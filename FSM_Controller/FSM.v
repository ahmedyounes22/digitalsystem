==> flow/design.v <==
module FSM_Controller #(parameter WIDTH = 8 , ALU_FUN_WD = 4)(
input    wire                  CLK,
input    wire                  RST,
input    wire                  Enable,
input    wire [WIDTH-1:0]      ALU_Config0,
input    wire [WIDTH-1:0]      ALU_Config1,
input    wire                  UART_Busy,
output   reg  [ALU_FUN_WD-1:0] ALU_FUN,
output   reg                   ALU_Enable,
output   reg                   CLKG_EN
);
parameter 	[4:0] 	IDLE = 5'b00000,
					CHK_ADD = 5'b00001,
					CHK_SUB = 5'b00010,
					CHK_MUL = 5'b00011,
					CHK_DIV = 5'b00100,
					CHK_AND = 5'b00101,
					CHK_OR = 5'b00110,
					CHK_NAND = 5'b00111,
					CHK_NOR = 5'b01000,
					CHK_XOR = 5'b01001,
					CHK_XNOR = 5'b01010,
					CHK_EQ = 5'b01011,
					CHK_GR = 5'b01100,
					CHK_LS = 5'b01101,
					CHK_SFT_R = 5'b01110,
					CHK_SFT_L = 5'b01111,
					CHK_NO_OP = 5'b10000,
					WAIT_BUSY = 5'b10001;
reg [4:0] 	next_state,
			current_state,
			temp_state;
always @(posedge CLK or negedge RST)
 begin
  if(!RST)
   begin
	current_state <= IDLE;
	temp_state <= IDLE;
   end
  else
   begin
	current_state <= next_state;
   end
 end
always @(*)
 begin
	CLKG_EN = 1'b1;
	ALU_FUN = 'b0000;
	ALU_Enable = 1'b0;
	case (current_state)
	IDLE	:	begin
					if (Enable)
						begin
							next_state = CHK_ADD;
						end
					else
						begin
							next_state = IDLE;
						end
				end
	CHK_ADD	:	begin
					if (ALU_Config0[0])
						begin
							ALU_Enable = 1'b1;
							ALU_FUN = 'd0;
							next_state = WAIT_BUSY;
							temp_state = CHK_SUB;
						end
					else 
						begin
							next_state = CHK_SUB;
							ALU_Enable = 0;
						end
				end				
	CHK_SUB	:	begin
					if (ALU_Config0[1])
						begin
							ALU_Enable = 1'b1;
							ALU_FUN = 'd1;
							next_state = WAIT_BUSY;
							temp_state = CHK_MUL;
						end
					else 
						begin
							next_state = CHK_MUL;
							ALU_Enable = 0;
						end
				end
	CHK_MUL	:	begin
					if (ALU_Config0[2])
						begin
							ALU_Enable = 1'b1;
							ALU_FUN = 'd2;
							next_state = WAIT_BUSY;
							temp_state = CHK_DIV;
						end
					else 
						begin
							next_state = CHK_DIV;
							ALU_Enable = 0;
						end
				end
	CHK_DIV	:	begin
					if (ALU_Config0[3])
						begin
							ALU_Enable = 1'b1;
							ALU_FUN = 'd3;
							next_state = WAIT_BUSY;
							temp_state = CHK_AND;
						end
					else 
						begin
							next_state = CHK_AND;
							ALU_Enable = 0;
						end
				end
	CHK_AND	:	begin
					if (ALU_Config0[4])
						begin
							ALU_Enable = 1'b1;
							ALU_FUN = 'd4;
							next_state = WAIT_BUSY;
							temp_state = CHK_OR;
						end
					else 
						begin
							next_state = CHK_OR;
							ALU_Enable = 0;
						end
				end
	CHK_OR	:	begin
					if (ALU_Config0[5])
						begin
							ALU_Enable = 1'b1;
							ALU_FUN = 'd5;
							next_state = WAIT_BUSY;
							temp_state = CHK_NAND;
						end
					else 
						begin
							next_state = CHK_NAND;
							ALU_Enable = 0;
						end
				end
	CHK_NAND:	begin
					if (ALU_Config0[6])
						begin
							ALU_Enable = 1'b1;
							ALU_FUN = 'd6;
							next_state = WAIT_BUSY;
							temp_state = CHK_NOR;
						end
					else 
						begin
							next_state = CHK_NOR;
							ALU_Enable = 0;
						end
				end
	CHK_NOR	:	begin
					if (ALU_Config0[7])
						begin
							ALU_Enable = 1'b1;
							ALU_FUN = 'd7;
							next_state = WAIT_BUSY;
							temp_state = CHK_XOR;
						end
					else 
						begin
							next_state = CHK_XOR;
							ALU_Enable = 0;
						end
				end
	CHK_XOR	:	begin
					if (ALU_Config1[0])
						begin
							ALU_Enable = 1'b1;
							ALU_FUN = 'd8;
							next_state = WAIT_BUSY;
							temp_state = CHK_XNOR;
						end
					else 
						begin
							next_state = CHK_XNOR;
							ALU_Enable = 0;
						end
				end
	CHK_XNOR:	begin
					if (ALU_Config1[1])
						begin
							ALU_Enable = 1'b1;
							ALU_FUN = 'd9;
							next_state = WAIT_BUSY;
							temp_state = CHK_EQ;
						end
					else 
						begin
							next_state = CHK_EQ;
							ALU_Enable = 0;
						end
				end
	CHK_EQ	:	begin
					if (ALU_Config1[2])
						begin
							ALU_Enable = 1'b1;
							ALU_FUN = 'd10;
							next_state = WAIT_BUSY;
							temp_state = CHK_GR;
						end
					else 
						begin
							next_state = CHK_GR;
							ALU_Enable = 0;
						end
				end
	CHK_GR	:	begin
					if (ALU_Config1[3])
						begin
							ALU_Enable = 1'b1;
							ALU_FUN = 'd11;
							next_state = WAIT_BUSY;
							temp_state = CHK_LS;
						end
					else 
						begin
							next_state = CHK_LS;
							ALU_Enable = 0;
						end
				end
	CHK_LS	:	begin
					if (ALU_Config1[4])
						begin
							ALU_Enable = 1'b1;
							ALU_FUN = 'd12;
							next_state = WAIT_BUSY;
							temp_state = CHK_SFT_R;
						end
					else 
						begin
							next_state = CHK_SFT_R;
							ALU_Enable = 0;
						end
				end
	CHK_SFT_R:	begin
					if (ALU_Config1[5])
						begin
							ALU_Enable = 1'b1;
							ALU_FUN = 'd13;
							next_state = WAIT_BUSY;
							temp_state = CHK_SFT_L;
						end
					else 
						begin
							next_state = CHK_SFT_L;
							ALU_Enable = 0;
						end
				end
	CHK_SFT_L:	begin
					if (ALU_Config1[6])
						begin
							ALU_Enable = 1'b1;
							ALU_FUN = 'd14;
							next_state = WAIT_BUSY;
							temp_state = CHK_NO_OP;
						end
					else 
						begin
							next_state = CHK_NO_OP;
							ALU_Enable = 0;
						end
				end
	CHK_NO_OP:	begin
					if (ALU_Config1[7])
						begin
							ALU_Enable = 1'b1;
							ALU_FUN = 'd15;
							next_state = WAIT_BUSY;
							temp_state = IDLE;
						end
					else 
						begin
							next_state = CHK_XNOR;
							ALU_Enable = 0;
						end
				end
	WAIT_BUSY:	begin
				 if(UART_Busy)
					begin
						next_state = WAIT_BUSY;
					end
				else
					begin
						next_state = temp_state;
					end
				end
	default	:	begin
					next_state = IDLE;
				end	
	endcase
 end
endmodule
# == Tool chain data of FSM_Controller ==
# The steps from the RTL of FSM_Controller to its reports follow in flow order.
# Line numbers count from 1 in the design file above.
# Operators: Yosys type, input widths -> output width; for muxes data width and select width s.
# Library cell names are shortened.
# A cell with - has no value.
# design
top,FSM_Controller
clk_port,CLK
library,sky130hd
pvt_corner,tt_025C_1v80

# == Word level ==
# Yosys after proc, flatten, opt, wreduce and memory -nomap, before mapping. Enables and synchronous resets that opt folds into registers are not counted as muxes. Memory bits, and registers merged into a memory's read port (data or address), are not among the register bits. Print and check cells are not counted.
# bits
wordCells,71
output_inout_bits,6
in_bits,20
reg_bits,5
# classes
eq_ne,17
reduce_and_logical,1
n_mux,52
# ops
operator,count
$pmux 5 s18,1
$mux 5,16
$pmux 4 s15,1
$eq 5x4->1 const B,8
$mux 4,8
$eq 5x3->1 const B,4
$mux 1,19
$pmux 1 s16,1
$mux 3,4
$eq 5x2->1 const B,2
$eq 5x5->1 const B,2
$eq 5x1->1 const B,1
$logic_not 5->1,1
$mux 2,2

# == Longest topological paths ==
# Longest topological path by Yosys (ltp), each cell counted once; first at word level (registers and memories cut), then after technology mapping (sequential cells cut; the memories' decode and read muxes count).
# depth
word_depth,2
ABC_AREA,0
depth_mapped,3
mapped_depth_nobuf,3

# == Netlist ==
# Yosys stat after the flow's synthesis: flattened, memories mapped to cells. It holds for the ABC_AREA given above (unset counts as 0); a run with the other value may have another netlist.
# types
type,count,type_area_um2
dfrtp_1,17,425.408
nor2b_1,14,87.584
a22oi_1,6,45.043
a22o_1,3,26.275
dfstp_2,1,26.275
inv_1,5,18.768
a221oi_2,1,15.014
a22oi_2,1,12.512
and2_1,2,12.512
o22ai_1,2,12.512
nand4bb_1,1,11.261
and4b_1,1,10.01
nand3_1,2,10.01
a221oi_1,1,8.758
buf_4,1,7.507
nand3b_1,1,7.507
nand4_1,1,6.256
conb_1,1,3.754
# Other cell types: 2; their cells: 2.
# synth_totals
buf_cells,1
seq_area_um2,451.7
mapped_cells,63
synth_area_um2,754.5
ffs,18

# == Timing after synthesis ==
# Source: OpenSTA report_checks on the synthesized netlist (no wires, ideal clock, input and output delay 20% of the period each), path of least setup slack; recovery checks are left aside. Register names are those of the netlist, which keeps one name where synthesis merged equal registers.
# synth_timing
path_type,register -> output
start,reg current_state
end,out ALU_Enable
output_delay_ps,274
slack_ps,90
t_required_ps,1096
tclk_ps,1370
arrival_ps,1006
path_stages,4
t_first_pin_ps,0
delay_ps,1006
path_buffers,0
period_less_setup_slack_ps,1280
# "delay_ps" = arrival - input delay + setup time.
# At an output port there is no setup time.
# "path_stages": output pins that drive a net of the path, with the launching flip-flop's if there is one; two outputs of one cell count as two.
# "period_less_setup_slack_ps" = period - worst setup slack (recovery checks aside). The figure is calculated, with input and output delays left at 20% of the set period.
# An end named without its bit number is one bit of that signal or, where synthesis recoded a state register, one of its new flip-flops.
# synth_via
cell_sequence,dfrtp_1 -> a22o_1 -> and4b_1 -> nand4_1
# synth_lines
element,line,text
start: declaration,31,"current_state,"
start: assignment,37,current_state <= IDLE;
start: assignment,42,current_state <= next_state;
end: declaration,9,"output   reg                   ALU_Enable,"
# Chain of elaborated cells between the ends: none given.

# == Timing after layout ==
# From the final timing report of stored run 1: the path of least setup slack in the routed layout; clock arrival at registers is part of the times.
# The report prints the path's times to 10 ps; the period is as set.
# layout_timing
path_type,input -> output
start,in ALU_Config1[2]
end,out ALU_Enable
input_delay_ps,450
t_required_ps,1780
path_buffers,3
slack_ps,100
path_stages,6
arrival_ps,1680
output_delay_ps,450
t_first_pin_ps,450
tclk_ps,2230
# Between the ends stands the longest chain of elaborated cells between them, by number of cells; it is not shown to be the way that was timed. Of several equally long chains one is given.
# A line is the first line of the expression or statement that the cell stems from. Yosys adds cells for indexed reads and writes and turns some case tables into memories.
# layout_via
cell_sequence,clkdlybuf4s50_1 -> a22o_1 -> a221oi_2 -> buf_4 -> nand4_1 -> buf_2
elab_chain_len,2
cone_cells,2
cone_lines,2
classes_between,2 x mux
# layout_lines
element,line,text
start: declaration,6,"input    wire [WIDTH-1:0]      ALU_Config1,"
$mux 1,202,if (ALU_Config1[2])
$pmux 1 s16,50,case (current_state)
end: declaration,9,"output   reg                   ALU_Enable,"

# Record of 2 stored runs of the RTL-to-layout flow on FSM_Controller, platform sky130hd. The runs are unordered. Constraints: input delay and output delay 20% of the set period each, output load 0.01 pF.
# "timing.achieved_period_ps": clock period set for the run, less the worst setup slack. It is reckoned from that one timing run; input and output delays stay at 20% of the period that was set.
# "worst_path_ps" is the time allowed to the run's worst setup path (the clock period less input and output delay, where it has them) less its slack. Clock arrival times count: a late capture clock shortens it, a late launch clock lengthens it.
# "design_power_mw": no workload was simulated; the value follows from the tool's default switching activity.
# "worst_path_ps" is given in steps of 10 ps.
# A setting shown as - is not set for that run.
run,period_ns,CORE_UTILIZATION,SETUP_SLACK_MARGIN,PLACE_DENSITY_LB_ADDON,GPL_TIMING_DRIVEN,CAP_MARGIN,CORE_MARGIN,SLEW_MARGIN,GPL_ROUTABILITY_DRIVEN,CTS_CLUSTER_DIAMETER,MAX_ROUTING_LAYER,design_power_mw,fin_hold_ws_ps,worst_path_ps,critical_path_type,timing.achieved_period_ps,fin_tns_ps,finish.utilization_pct,ws_setup_ps,die_area_um2,synth_area_um2,layout_stdcell_area_um2
stored run 1,2.23,25,0.02,0.22,1,20,2,20,-,-,-,0.6365,339,1240,input -> output,2128,0,42.4,102,3473.3,754.5,1188.6
stored run 2,1.31,42,-,0.07,-,25,5,20,0,148,met5,1.021,175,1530,register -> output,1788,-1906,70.0,-478,2744.2,754.5,1208.7
