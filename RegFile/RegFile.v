==> flow/design.v <==
module RegFile #(parameter WIDTH = 8, DEPTH = 16, ADDR = 4 )
(
input    wire                CLK,
input    wire                RST,
input    wire                WrEn,
input    wire                RdEn,
input    wire   [ADDR-1:0]   Address,
input    wire   [WIDTH-1:0]  WrData,
output   reg    [WIDTH-1:0]  RdData,
output   wire   [WIDTH-1:0]  REG0,
output   wire   [WIDTH-1:0]  REG1,
output   wire   [WIDTH-1:0]  REG2,
output   wire   [WIDTH-1:0]  REG3,
output   wire   [WIDTH-1:0]  REG4,
output   wire   [WIDTH-1:0]  REG5
);
integer I ; 
reg [WIDTH-1:0] regArr [DEPTH-1:0] ;    
always @(posedge CLK or negedge RST)
 begin
   if(!RST)   
    begin
      for (I=0 ; I < DEPTH ; I = I +1)
        begin
          regArr[I] <= 0 ;
        end
     end
   else if (WrEn && !RdEn)  
     begin
      regArr[Address] <= WrData ;
     end
   else if (RdEn && !WrEn)  
     begin    
       RdData <= regArr[Address] ;
     end        
  end
assign REG0 = regArr[0] ;
assign REG1 = regArr[1] ;
assign REG2 = regArr[2] ;
assign REG3 = regArr[3] ;
assign REG4 = regArr[4] ;
assign REG5 = regArr[5] ;
endmodule
* Tool chain data of RegFile *
What the tools print for RegFile, step after step.
Line numbers count from 1 in the design file above.
Library cell names are shortened.
A cell with - has no value.

set-up
  top module = RegFile
  clock = CLK
  library = sky130hd
  corner = tt_025C_1v80

* Word-level counts *
Source: Yosys, flattened and elaborated. Widths are those after wreduce. Registers that Yosys merges into a memory's read port (data or address) are not register bits. Print and check cells do not count. Equal cells are merged and count once.

word-level totals
  bits in registers = 136
  latch bits = 0
  bits in writable memories = 0
  bits in read-only memories = 0
  clocked read ports x word width = 0
  memory cells = 0
  output and inout port bits = 56

operators by class
  $add $sub $neg = 0
  multiply operators = 0
  divide/modulo/power cells = 0
  order comparisons = 0
  equality and inequality tests = 15
  shift-type cells = 0
  multiplexer cells = 1
  bitwise logic cells = 1
  reductions and logical operators = 22

operators with widths
  cell                                            count
  case mux 8 bit (select 16 bit)                  1
  AND reduction 2 bit                             16
  == test 4 bit (second input constant)           8
  == test 4 x 3 -> 1 bit (second input constant)  4
  == test 4 x 2 -> 1 bit (second input constant)  2
  == test 4 x 1 -> 1 bit (second input constant)  1
  logical NOT 4 bit                               1
  AND reduction 3 bit                             1
  logical AND 1 bit                               2
  logical NOT 1 bit                               2
  NOT 1 bit                                       1

* Depth *
Yosys ltp: most cells in a row. Word level: on the elaborated netlist, between registers, memories and ports. Mapped: between sequential cells and ports; inverters and the memories' decode and read muxes count.

depth
  depth after elaboration = 4
  ABC_AREA = 0
  mapped depth = 7

* Netlist *
The flow's flattened synthesis, as Yosys stat reports it; memories are mapped. The netlist is that of the ABC_AREA named above (0 if unset); the other value can give another one.
The area totals of this step are shown rounded.

mapped netlist
  cell count = 497
  mapped area = 6400 sq um
  area of sequential cells = 3400 sq um
  flip-flops = 136
  buffers = 32

cell types
  cell type  count  area in all (sq um)
  dfrtp_1    128    3.2E+03
  mux2_2     131    1.48E+03
  edfxtp_1   8      240.23
  mux2i_1    15     150.144
  nand3b_1   14     105.101
  buf_2      14     70.067
  a22oi_1    9      67.565
  a21oi_1    12     60.058
  nor2_1     16     60.058
  nand2_1    15     56.304
  a22o_1     6      52.55
  clkbuf_1   13     48.797
  a21boi_0   6      45.043
  a2111oi_0  5      43.792
  inv_1      11     41.29
  nor4bb_1   4      40.038
  o32a_1     4      40.038
  buf_4      5      37.536

Not listed: further types 36, cells in them 81.

* Path before layout *
Source: OpenSTA report_checks on the synthesized netlist (no wires, ideal clock, input and output delay 20% of the period each), path of least setup slack; recovery checks are left aside. Register names are those of the netlist, which keeps one name where synthesis merged equal registers.

path after synthesis
  kind = input to register
  from = in Address[1]
  to = reg RdData[5]
  clock period = 2.02 ns
  input delay = 0.404 ns
  time at the first pin = 0.404 ns
  arrival = 1.697 ns
  required time = 1.759 ns
  path slack = 0.062 ns
  path delay = 1.554 ns
  driving pins on the path = 6
  synthesis period reached = 1.958 ns

"path delay" is the arrival time less input delay plus setup time.
"driving pins on the path": output pins that drive a net of the path, with the launching flip-flop's if there is one; two outputs of one cell count as two.
"synthesis period reached" is the clock period less the worst setup slack; recovery checks do not enter. This is arithmetic on one report: input and output delays are still those of the set period (20% each).
The rows between start and end are the longest chain of elaborated cells between them; the timing report does not say that the signal goes this way. Where chains are equally long, one stands for them.
A line is the first line of the expression or statement that the cell stems from. Yosys adds cells for indexed reads and writes and turns some case tables into memories.

between the ends, after synthesis
  cells stage by stage = buf_2 > buf_2 > mux2i_1 > o32ai_1 > or4_1 > o32a_1
  length of the longest elaborated chain = 2

RTL lines, path after synthesis
  what                            line  text
  start: declaration              7     input    wire   [ADDR-1:0]   Address,
  == test 4 bit                   34    RdData <= regArr[Address] ;
  case mux 8 bit (select 16 bit)  34
  end: assignment                 34
  end: declaration                9     output   reg    [WIDTH-1:0]  RdData,

* Path in the finished layout *
Path of least setup slack in the final report of stored run 1 (OpenROAD, finished layout, wires in). Where an end is a register, its clock arrival counts in the times.

path after layout
  kind = register to register
  from = reg regArr[3][5]
  to = reg RdData[5]
  clock period = 1.71 ns
  time at the first pin = 0.43 ns
  arrival = 1.95 ns
  required time = 1.89 ns
  path slack = -0.06 ns
  driving pins on the path = 5

The rows between start and end are the longest chain of elaborated cells between them; the timing report does not say that the signal goes this way. Where chains are equally long, one stands for them.

between the ends, after layout
  cells stage by stage = dfrtp_1 > or3b_2 > a21oi_1 > or4_1 > o32a_1
  length of the longest elaborated chain = 1

RTL lines, path after layout
  what                            line  text
  start: declaration              18    reg [WIDTH-1:0] regArr [DEPTH-1:0] ;
  start: assignment               25    regArr[I] <= 0 ;
  start: assignment               30    regArr[Address] <= WrData ;
  case mux 8 bit (select 16 bit)  34    RdData <= regArr[Address] ;
  end: assignment                 34
  end: declaration                9     output   reg    [WIDTH-1:0]  RdData,

Stored flow runs of RegFile (2 of them; Yosys, OpenROAD, sky130hd). They differ in their settings and are not a sequence. Constraints: input delay and output delay 20% of the set period each, output load 0.01 pF.
"time of the worst setup path" is the time allowed to the run's worst setup path (the clock period less input and output delay, where it has them) less its slack. Clock arrival times count: a late capture clock shortens it, a late launch clock lengthens it.
The results are shown rounded.
A setting shown as - is not set for that run.

name                                      stored run 1          stored run 2
period_ns                                 1.71                  2.7
CAP_MARGIN                                20                    15
CORE_MARGIN                               2                     2
CORE_UTILIZATION                          40                    60
SLEW_MARGIN                               20                    15
PLACE_DENSITY                             -                     0.62
CORE_ASPECT_RATIO                         -                     1.3
TNS_END_PERCENT                           -                     50
GPL_TIMING_DRIVEN                         -                     1
CTS_CLUSTER_SIZE                          -                     41
MIN_ROUTING_LAYER                         -                     met1
final setup TNS (ns)                      -0.061                0.000
standard-cell area after routing (sq um)  8900                  8000
synthesis area (sq um)                    6400                  6400
total die area (sq um)                    17000                 12000
time of the worst setup path (ns)         1.77                  1.85
worst path kind                           register to register  input to register
setup slack of the worst path (ns)        -0.061                0.31
utilization after routing                 0.56                  0.76
