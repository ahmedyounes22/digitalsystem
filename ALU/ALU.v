==> flow/design.v <==
module ALU # ( parameter DATA_WIDTH = 8 , 
               parameter FUN_WIDTH = 4
) 
 (
  input wire [DATA_WIDTH-1:0]  A, B,
  input wire [FUN_WIDTH-1:0]   ALU_FUN,
  input wire                   CLK,
  input wire                   RST,
  input wire                   Enable,
  output reg [DATA_WIDTH-1:0]  ALU_OUT,
  output reg                   OUT_VALID
);
  reg   [DATA_WIDTH-1:0]  ALU_OUT_Comb;
  reg                     OUT_VALID_Comb;
always @(posedge CLK or negedge RST)
 begin
  if(!RST)
   begin
    ALU_OUT <= 'b0 ;
    OUT_VALID <= 'b0 ;
   end
  else
   begin
    ALU_OUT <= ALU_OUT_Comb;
    OUT_VALID <= OUT_VALID_Comb;
   end
 end  
always @(*)
 begin
  if(Enable)
   begin
     OUT_VALID_Comb = 1'b1 ;
     ALU_OUT_Comb = 1'b0 ;
    case (ALU_FUN) 
    4'b0000: begin
               ALU_OUT_Comb = A+B;
              end
    4'b0001: begin
               ALU_OUT_Comb = A-B;
              end
    4'b0010: begin
               ALU_OUT_Comb = A*B;
              end
    4'b0011: begin
               ALU_OUT_Comb = A/B;
              end
    4'b0100: begin
               ALU_OUT_Comb = A & B;
              end
    4'b0101: begin
               ALU_OUT_Comb = A | B;
              end
    4'b0110: begin
               ALU_OUT_Comb = ~ (A & B);
              end
    4'b0111: begin
               ALU_OUT_Comb = ~ (A | B);
              end     
    4'b1000: begin
               ALU_OUT_Comb =  (A ^ B);
              end
    4'b1001: begin
               ALU_OUT_Comb = ~ (A ^ B);
              end           
    4'b1010: begin
              if (A==B)
                 ALU_OUT_Comb = 16'b1;
              else
                 ALU_OUT_Comb = 16'b0;
              end
    4'b1011: begin
               if (A>B)
                 ALU_OUT_Comb = 16'b1;
               else
                 ALU_OUT_Comb = 16'b0;
              end 
    4'b1100: begin
               if (A<B)
                 ALU_OUT_Comb = 16'b11;
               else
                 ALU_OUT_Comb = 16'b0;
              end     
    4'b1101: begin
              ALU_OUT_Comb = A>>1;
             end
    4'b1110: begin 
              ALU_OUT_Comb = A<<1;
             end
    default: begin
	       OUT_VALID_Comb = 1'b1 ;
               ALU_OUT_Comb = 16'b0;
             end
    endcase
   end
  else
   begin
    OUT_VALID_Comb = 1'b0 ;
    ALU_OUT_Comb = 16'b0;
   end
 end
endmodule
---- Step by step through the tools: ALU ----
Tool output for the design above, in the order of the flow.
Lines are those of the file above, counted from 1.
Operators carry their Yosys type and port widths (W data, S select, Z words).
Library cell names are shortened.
Not given: --
inputs
  top module .............................. ALU
  clock port .............................. CLK
  cell library ............................ sky130hd
  timing corner ........................... tt_025C_1v80

---- Elaborated design ----
Yosys after proc, flatten, opt, wreduce and memory -nomap, before mapping. Enables and synchronous resets that opt folds into registers are not counted as muxes. Memory bits, and registers merged into a memory's read port (data or address), are not among the register bits. Print and check cells are not counted. Equal cells are merged and count once.
storage and ports
  register bits after elaboration ......... 9
  input bits .............................. 23
  output and inout port bits .............. 9
  word-level cells ........................ 36
cells by class
  $add $sub $neg .......................... 2
  multiply operators ...................... 1
  divide/modulo/power cells ............... 1
  magnitude comparators ................... 2
  eq/ne operators ......................... 15
  muxes and demuxes ....................... 6
  bitwise operators ....................... 6
  reduce/logical cells .................... 1
operators by type and width
  kind                  number
  $pmux W8 S15          1
  $div A8 B8 Y8         1
  $mul A8 B8 Y8         1
  $eq A4 B4 Y1 const B  7
  $not A8 Y8            3
  $eq A4 B3 Y1 const B  4
  $eq A4 B2 Y1 const B  2
  $add A8 B8 Y8         1
  $sub A8 B8 Y8         1
  $gt A8 B8 Y1          1
  $lt A8 B8 Y1          1
  $eq A8 B8 Y1          1
  $and A8 B8 Y8         1
  $or A8 B8 Y8          1
  $xor A8 B8 Y8         1
  $mux W8               1
  $eq A4 B1 Y1 const B  1
  $logic_not A4 Y1      1
  $mux W1               3
  $mux W2               1

---- Longest topological paths ----
Longest topological path by Yosys (ltp), each cell counted once; first at word level (registers and memories cut), then after technology mapping (sequential cells cut; the memories' decode and read muxes count).
depth
  depth after elaboration ................. 4
  ABC_AREA ................................ 0
  gate-level depth with buffers ........... 49
  mapped depth without buffers ............ 47

---- Synthesis result ----
Source: synth_stat.txt of the flow (Yosys; design flattened, memories mapped). It holds for the ABC_AREA given above (unset counts as 0); a run with the other value may have another netlist.
The area totals of this step are shown rounded.
synthesis totals
  mapped cells ............................ 596
  chip area (Yosys) ....................... 0.0045 sq mm
  sequential part of the area ............. 0.00023 sq mm
  flip-flops .............................. 9
  buffer cells ............................ 24
cells by type
  cell type  number  area in all (sq um)
  ha_1       79      988.448
  fa_1       14      280.269
  dfrtp_1    9       225.216
  nand2_1    58      217.709
  inv_1      51      191.434
  nor2_1     50      187.68
  a21oi_1    34      170.163
  xnor2_1    17      148.893
  o21ai_0    26      130.125
  xor2_1     11      96.342
  mux2i_1    9       90.086
  o21a_1     12      90.086
  a31oi_1    12      75.072
  clkbuf_1   20      75.072
  nand2b_1   12      75.072
  nor3_1     15      75.072
  mux2_2     6       67.565
  nor2b_1    9       56.304
Other cell types: 58; their cells: 152.

---- Timing after synthesis ----
OpenSTA on the mapped netlist: ideal clock, no wires. The path of least setup slack (recovery checks aside). Input and output delay are each 20% of the period. Register names are those of the netlist, which keeps one name where synthesis merged equal registers.
path after synthesis
  path type ............................... in2reg
  from .................................... input B[7]
  to ...................................... register ALU_OUT[0]
  period .................................. 23.4 ns
  external input delay .................... 4.680 ns
  setup time .............................. 0.149 ns
  launch time at the first pin ............ 4.680 ns
  arrival ................................. 14.112 ns
  data required time ...................... 23.251 ns
  path slack .............................. 9.139 ns
  delay of the path ....................... 9.581 ns
  driving pins on the path ................ 46
  buffers on the path ..................... 3
  period reached after synthesis .......... 14.261 ns
"delay of the path" is the arrival time less input delay plus setup time.
"driving pins on the path" counts driving pins, that of a launching flip-flop among them; a cell with two outputs on the path counts twice.
"period reached after synthesis" = period - worst setup slack (recovery checks aside). The figure is calculated, with input and output delays left at 20% of the set period.
between the ends, after synthesis
  cells stage by stage .................... buf_2 -> nor4_1 -> and3_1 -> a21oi_1 -> ha_1 -> o21ai_0 -> a2111oi_4 -> a211o_1 -> nand2_1 -> ha_1 -> a41oi_1 -> a21boi_1 -> mux2_2 -> ha_1 -> o21ai_0 -> a21oi_2 -> mux2_2 -> ha_1 -> [... 10 more ...] -> buf_2 -> and2_1 -> nor2_1 -> ha_1 -> o21a_1 -> or4_1 -> a31oi_1 -> o22ai_1 -> clkbuf_1 -> nor2_1 -> a21oi_1 -> ha_1 -> a21boi_0 -> o21a_1 -> o211ai_1 -> a21oi_1 -> o221ai_1 -> a41oi_1
  elaborated cells between the ends (all ways) .. 9
  source lines of those cells ............. 6
  those cells by class .................... 1 x div; 2 x compare; 1 x eq/ne; 5 x mux
RTL lines, path after synthesis
  element          line  text
  start, declared  5     input wire [DATA_WIDTH-1:0]  A, B,
  end, assigned    19    ALU_OUT <= 'b0 ;
  end, assigned    24    ALU_OUT <= ALU_OUT_Comb;
  end, declared    10    output reg [DATA_WIDTH-1:0]  ALU_OUT,
Chain of elaborated cells between the ends: none given.

---- Path in the finished layout ----
Path of least setup slack in the final report of run 2 (OpenROAD, finished layout, wires in). Where an end is a register, its clock arrival counts in the times.
path post-layout
  path type ............................... in2reg
  from .................................... input B[4]
  to ...................................... register ALU_OUT[0]
  period .................................. 10.4 ns
  external input delay .................... 2.08 ns
  setup time .............................. 0.09 ns
  launch time at the first pin ............ 2.08 ns
  arrival ................................. 11.56 ns
  data required time ...................... 10.55 ns
  path slack .............................. -1.01 ns
  driving pins on the path ................ 46
  buffers on the path ..................... 6
between the ends, post-layout
  cells stage by stage .................... buf_8 -> nor4_4 -> buf_4 -> a41oi_2 -> a21oi_2 -> ha_2 -> buf_4 -> a21oi_1 -> nor4_1 -> o21a_1 -> ha_4 -> o21a_1 -> o21ai_1 -> a21boi_2 -> mux2_4 -> ha_4 -> o21ai_2 -> a21oi_4 -> [... 10 more ...] -> or4_4 -> a31oi_4 -> o21ai_2 -> buf_6 -> and2_4 -> nor2_4 -> ha_4 -> o21a_1 -> or4_4 -> a31oi_4 -> o22ai_4 -> buf_4 -> or4b_1 -> o311ai_2 -> ha_1 -> a211o_1 -> o221ai_2 -> a41oi_2
  elaborated cells between the ends (all ways) .. 9
  source lines of those cells ............. 6
  those cells by class .................... 1 x div; 2 x compare; 1 x eq/ne; 5 x mux
RTL lines, path post-layout
  element          line  text
  start, declared  5     input wire [DATA_WIDTH-1:0]  A, B,
  end, assigned    19    ALU_OUT <= 'b0 ;
  end, assigned    24    ALU_OUT <= ALU_OUT_Comb;
  end, declared    10    output reg [DATA_WIDTH-1:0]  ALU_OUT,
Chain of elaborated cells between the ends: none given.

==> runs of ALU <==
Design ALU on sky130hd. What follows are 2 stored runs of the flow, each under its own settings; their order means nothing. The constraints put input and output delay at 20% of the set period each and load the outputs with 0.01 pF.
By "achieved clock period" is meant the clock period of the run minus its worst setup slack. This is arithmetic on one report: input and output delays are still those of the set period (20% each).
"allowed time less slack (worst setup path)": the worst setup path's part of the clock period (all of it between registers, 20% less for each end at a port) less its slack. A launch clock that arrives late makes it longer, a capture clock that arrives late makes it shorter.
"power consumption" rests on the timing tool's default activity at the inputs, not on a simulated workload.
Measured values are rounded.

======== run 1 ========
==> flow/run.sh <==
#!/bin/bash
# the make line also repeats the synthesis and layout settings of config.mk as NAME=value (left out here)
make -C /OpenROAD-flow-scripts/flow DESIGN_CONFIG=/design/flow/config.mk WORK_HOME=/design/flow/orfs CLKGATE_MAP_FILE= finish
==> flow/config.mk <==
export PLATFORM = sky130hd
export DESIGN_NAME = ALU
export DESIGN_NICKNAME = ALU
export VERILOG_FILES = /design/flow/design.v
export SDC_FILE = /design/flow/constraint.sdc
export NUM_CORES = 4
export LEC_CHECK = 0
export ABC_AREA = 0
export CAP_MARGIN = 40
export CORE_ASPECT_RATIO = 0.87
export CORE_MARGIN = 2
export CORE_UTILIZATION = 66
export CTS_CLUSTER_SIZE = 63
export GPL_TIMING_DRIVEN = 1
export MIN_ROUTING_LAYER = met1
export SETUP_SLACK_MARGIN = 2.11
export SLEW_MARGIN = 10
==> flow/constraint.sdc <==
create_clock -name core_clock -period 11.4 [get_ports {CLK}]
set_input_delay 2.2800 -clock core_clock [delete_from_list [all_inputs] [get_ports {CLK}]]
set_output_delay 2.2800 -clock core_clock [all_outputs]
set_load 0.01 [all_outputs]

-------- run 1 --------
  stopped before the end: routing reported GRT-0116

======== run 2 ========
==> flow/run.sh <==
#!/bin/bash
# the make line also repeats the synthesis and layout settings of config.mk as NAME=value (left out here)
make -C /OpenROAD-flow-scripts/flow DESIGN_CONFIG=/design/flow/config.mk WORK_HOME=/design/flow/orfs CLKGATE_MAP_FILE= finish
==> flow/config.mk <==
export PLATFORM = sky130hd
export DESIGN_NAME = ALU
export DESIGN_NICKNAME = ALU
export VERILOG_FILES = /design/flow/design.v
export SDC_FILE = /design/flow/constraint.sdc
export NUM_CORES = 4
export LEC_CHECK = 0
export CAP_MARGIN = 20
export CORE_ASPECT_RATIO = 0.62
export CORE_MARGIN = 3
export CORE_UTILIZATION = 48
export CTS_CLUSTER_SIZE = 71
export GPL_ROUTABILITY_DRIVEN = 0
export GPL_TIMING_DRIVEN = 0
export MAX_ROUTING_LAYER = met4
export PLACE_DENSITY = 0.4
export SLEW_MARGIN = 20
==> flow/constraint.sdc <==
create_clock -name core_clock -period 10.4 [get_ports {CLK}]
set_input_delay 2.0800 -clock core_clock [delete_from_list [all_inputs] [get_ports {CLK}]]
set_output_delay 2.0800 -clock core_clock [all_outputs]
set_load 0.01 [all_outputs]

-------- measured, run 2 --------
  area of the synthesized netlist ......... 0.0045 sq mm
  total die area .......................... 0.011 sq mm
  standard-cell area after routing ........ 0.0059 sq mm
  final design utilization ................ 66 %
  worst setup slack after layout .......... -1.0 ns
  setup total negative slack .............. -1.1 ns
  power consumption ....................... 510 µW
  achieved clock period ................... 11.413 ns
  allowed time less slack (worst setup path) .. 9.33 ns
  worst path kind ......................... in2reg
